==> flow/design.v <==
module cmp(
    input clk,
    input rst_n,
    input in_vld,
    input direction,
    input signed [15:0] din,
    output signed [15:0] dout
);
parameter DATA_MIN = 16'h8000;
wire signed [15:0] cmp0;
wire signed [15:0] cmp1;
reg signed [15:0] dmax;
reg signed [15:0] dmin;
assign cmp0 = (!direction)?din:dmin;
assign cmp1 = (!direction)?dmax:din;
assign dout = (!direction)?dmin:dmax;        
always @(posedge clk or negedge rst_n) begin
    if (!rst_n) begin
        dmax <= DATA_MIN;
        dmin <= DATA_MIN;
    end
    else if (in_vld) begin
        if(cmp0 > cmp1) begin
            dmax <= cmp0;
            dmin <= cmp1;
        end
        else begin
            dmax <= cmp1;
            dmin <= cmp0;
        end
    end
end
endmodule
module data_sort(
    input clk,
    input rst_n,
    input in_vld,
    input signed [15:0] din,
    output signed [15:0] dout,
    output out_vld
);
parameter DATA_MIN = 16'h8000;
reg [4:0] cnt;
wire in_vld_rise;
reg in_vld_d;
wire direction;
wire cmp_en;
reg temp;
assign in_vld_rise = in_vld & (!in_vld_d); 
assign out_vld = temp; 
assign direction = temp; 
assign cmp_en = in_vld | temp; 
always @(posedge clk or negedge rst_n) begin
    if (!rst_n) begin
        in_vld_d <= 1'b0;
    end
    else begin
        in_vld_d <= in_vld;
    end
end
always @(posedge clk or negedge rst_n) begin
    if (!rst_n) begin
        cnt <= 1'b0;
    end
    else if (in_vld_rise) begin
        cnt <= 1'b1;
    end
    else if (cnt != 0) begin
        cnt <= cnt + 1'b1;
    end
end
always @(posedge clk or negedge rst_n) begin
    if (!rst_n) begin
        temp <= 1'b0;
    end
    else if (cnt[4]) begin
        temp <= 1'b1;
    end
    else begin
        temp <= temp;
    end
end
wire signed [15:0] cmp_in [0:7];
wire signed [15:0] cmp_out [0:7];
assign dout = (temp)?cmp_out[0]:DATA_MIN; 
assign cmp_in[0] = (!direction)?din:cmp_out[1];
assign cmp_in[7] = (!direction)?cmp_out[6]:DATA_MIN;
generate
    genvar i;
    for (i=1;i<7;i=i+1) begin : cmp_inout
        assign cmp_in[i] = (!direction)?cmp_out[i-1]:cmp_out[i+1];
    end
endgenerate
generate
    genvar j;
    for (j=0;j<8;j=j+1) begin : cmp_instance
        cmp u_cmp(
            .clk(clk),
            .rst_n(rst_n),
            .in_vld(cmp_en),
            .direction(direction),
            .din(cmp_in[j]),
            .dout(cmp_out[j])
        );
    end
endgenerate
endmodule
# From RTL to reports: data_sort
# Tool output for the design above, in the order of the flow.
# Lines are those of the file above, counted from 1.
# Operators carry their Yosys type and port widths (W data, S select, Z words).
# A cell with - has no value.
# design
design	data_sort
clk_port	clk
library	sky130hd
lib_corner	tt_025C_1v80

# After elaboration
# Source: Yosys, flattened and elaborated. Widths are those after wreduce. Registers that Yosys merges into a memory's read port (data or address) are not register bits. Print and check cells do not count. Equal cells are merged and count once.
# bits
n_memories	0
out_inout_bits	17
ramBits	0
ff_bits	263
clocked_rd_ports_x_width	0
latch_bits	0
rom_bits	0
# op_classes
addsub	1
n_eq	0
mul	0
div	0
logic	2
n_cmp	8
shift	0
n_mux	50
n_reduce_logical	3
# op_table
operator	count
$mux W16	48
$gt A16 B16 Y1	8
$mux W5	2
$add A5 B1 Y5 const B	1
$reduce_bool A5 Y1	1
$reduce_bool A2 Y1	1
$and A1 B1 Y1	1
$or A1 B1 Y1	1
$logic_not A1 Y1	1

# Depth
# Depth = most cells in a row (Yosys ltp): at word level without a register or memory, in the mapped netlist without a sequential cell, where the memories' decode and read muxes count.
# logic_depth
ltp_word	5
abc_area	0
depth_mapped	16
ltp_nobuf	10

# Mapped cells and area
# The flow's flattened synthesis, as Yosys stat reports it; memories are mapped. The netlist is that of the ABC_AREA named above (0 if unset); the other value can give another one.
# synth_totals
ff_cells	263
mapped_area_um2	18993.2
cells	2076
buffers	147
seqArea_um2	6601.3
# by_type
cell	count
sky130_fd_sc_hd__dfrtp_1	247
sky130_fd_sc_hd__mux2_2	190
sky130_fd_sc_hd__ha_1	130
sky130_fd_sc_hd__mux2i_1	115
sky130_fd_sc_hd__nand2_1	250
sky130_fd_sc_hd__o21ai_0	163
sky130_fd_sc_hd__o21ai_1	109
sky130_fd_sc_hd__a21oi_1	97
sky130_fd_sc_hd__dfstp_2	16
sky130_fd_sc_hd__nor2_1	102
sky130_fd_sc_hd__clkbuf_1	87
sky130_fd_sc_hd__nor2_2	48
sky130_fd_sc_hd__inv_1	77
sky130_fd_sc_hd__a21o_1	26
sky130_fd_sc_hd__buf_6	17
sky130_fd_sc_hd__o221a_2	16
sky130_fd_sc_hd__nand4_1	28
sky130_fd_sc_hd__a221o_1	17
# Other cell types: 59; their cells: 341.
# The figures by module come from a second, unflattened synthesis with its own total; it is not the netlist above.
# hier_totals
hier_cells	2132
area_unflattened_um2	22201.3
# Each row is one instance without its submodules.
# modules
mod	mod_area_um2	n_cells	n_inst
cmp	2538.7	243	8
data_sort	1891.8	188	1

# Worst setup path after synthesis
# Path of least setup slack by OpenSTA after synthesis, without wires, with an ideal clock, recovery checks aside; 20% of the period is set as input and as output delay. Where synthesis merged equal registers, the netlist keeps one of their names.
# synth_path
path_kind	register to register
from	register temp
to	register cmp_instance[5].u_cmp.dmax[10]
path_delay_ns	3.630
t_arrival_ns	3.507
launch_ns	0.000
setup_ns	0.123
slack_ns	0.110
tclk_ns	3.74
required_time_ns	3.617
driving_pins	13
synth_period_reached_ns	3.63
# "path_delay_ns" is the arrival time less input delay plus setup time.
# "driving_pins": output pins that drive a net of the path, with the launching flip-flop's if there is one; two outputs of one cell count as two.
# "synth_period_reached_ns" is the clock period less the worst setup slack; recovery checks do not enter. This is arithmetic on one report: input and output delays are still those of the set period (20% each).
# Between the ends stands the longest chain of elaborated cells between them, by number of cells; it is not shown to be the way that was timed. Of several equally long chains one is given.
# Each line given opens the expression or statement behind the cell; cells for indexed reads and writes are added by Yosys, which also makes memories of some case tables.
# At most two assigning lines are given for a register; there are more.
# synth_between
cell_sequence	sky130_fd_sc_hd__dfrtp_1 sky130_fd_sc_hd__clkbuf_1 sky130_fd_sc_hd__clkbuf_1 sky130_fd_sc_hd__clkbuf_1 sky130_fd_sc_hd__mux2_2 sky130_fd_sc_hd__ha_1 sky130_fd_sc_hd__nand4_1 sky130_fd_sc_hd__o31ai_4 sky130_fd_sc_hd__nor2_2 sky130_fd_sc_hd__a21boi_2 sky130_fd_sc_hd__buf_4 sky130_fd_sc_hd__mux2_2 sky130_fd_sc_hd__o221a_2
elab_chain_cells	5
cells_between	8
cone_lines	6
classes_between	compare: 1; mux: 6; logic: 1
# synth_rtl
item	line_no	rtl
from (decl)	48	reg temp;
from (assign)	74	temp <= 1'b0;
from (assign)	80	temp <= temp;
$mux W16	16	assign dout = (!direction)?dmin:dmax;
$mux W16	91	assign cmp_in[i] = (!direction)?cmp_out[i-1]:cmp_out[i+1];
$mux W16	14	assign cmp0 = (!direction)?din:dmin;
$gt A16 B16 Y1	23	if(cmp0 > cmp1) begin
$mux W16	23
to (assign)	24	dmax <= cmp0;
to (assign)	28	dmax <= cmp1;
to (decl)	12	reg signed [15:0] dmax;

# Worst path after layout
# Path of least setup slack in the final report of entry A (OpenROAD, finished layout, wires in). Where an end is a register, its clock arrival counts in the times.
# layout_path
path_kind	register to register
from	register temp
to	register cmp_instance[6].u_cmp.dmax[15]
slack_ns	1.55
setup_ns	0.10
t_arrival_ns	5.38
required_time_ns	6.93
tclk_ns	6.43
driving_pins	13
launch_ns	0.60
# Between the ends stands the longest chain of elaborated cells between them, by number of cells; it is not shown to be the way that was timed. Of several equally long chains one is given.
# At most two assigning lines are given for a register; there are more.
# layout_between
cell_sequence	sky130_fd_sc_hd__dfrtp_4 sky130_fd_sc_hd__buf_4 sky130_fd_sc_hd__buf_4 sky130_fd_sc_hd__mux2_2 sky130_fd_sc_hd__ha_1 sky130_fd_sc_hd__nand4_1 sky130_fd_sc_hd__nor2_1 sky130_fd_sc_hd__nand4_1 sky130_fd_sc_hd__o221a_2 sky130_fd_sc_hd__a221oi_4 sky130_fd_sc_hd__buf_12 sky130_fd_sc_hd__nand3_1 sky130_fd_sc_hd__o311ai_0
elab_chain_cells	5
cells_between	7
cone_lines	6
classes_between	compare: 1; mux: 5; logic: 1
# layout_rtl
item	line_no	rtl
from (decl)	48	reg temp;
from (assign)	74	temp <= 1'b0;
from (assign)	80	temp <= temp;
$mux W16	16	assign dout = (!direction)?dmin:dmax;
$mux W16	91	assign cmp_in[i] = (!direction)?cmp_out[i-1]:cmp_out[i+1];
$mux W16	14	assign cmp0 = (!direction)?din:dmin;
$gt A16 B16 Y1	23	if(cmp0 > cmp1) begin
$mux W16	23
to (assign)	24	dmax <= cmp0;
to (assign)	28	dmax <= cmp1;
to (decl)	12	reg signed [15:0] dmax;

# Below are 2 stored runs of the flow (Yosys, OpenROAD; platform sky130hd) on data_sort, each with its settings and what was measured, unordered. Constraints: input delay and output delay 20% of the set period each, output load 0.01 pF.
# "worst_path_time_ns": the worst setup path's part of the clock period (all of it between registers, 20% less for each end at a port) less its slack. A launch clock that arrives late makes it longer, a capture clock that arrives late makes it shorter.
# Among the settings, . means not set for that run.
run name	period_ns	CORE_UTILIZATION	PLACE_DENSITY_LB_ADDON	CORE_ASPECT_RATIO	TNS_END_PERCENT	ABC_AREA	CTS_CLUSTER_SIZE	CTS_CLUSTER_DIAMETER	CAP_MARGIN	CORE_MARGIN	SLEW_MARGIN	GPL_TIMING_DRIVEN	timing.setup.ws_ns	finish.utilization_pct	final_setup_tns_ns	die_um2	synth_area_um2	worst_path_time_ns	path_kind
entry A	6.43	19	0.12	1.86	35	0	64	356	20	2	20	.	1.551	20.9	0.000	102633.0	18993.2	4.88	register to register
entry B	2.77	27	0.13	.	.	.	30	.	10	7	20	0	-0.719	35.8	-161.189	77966.6	18993.2	3.49	register to register
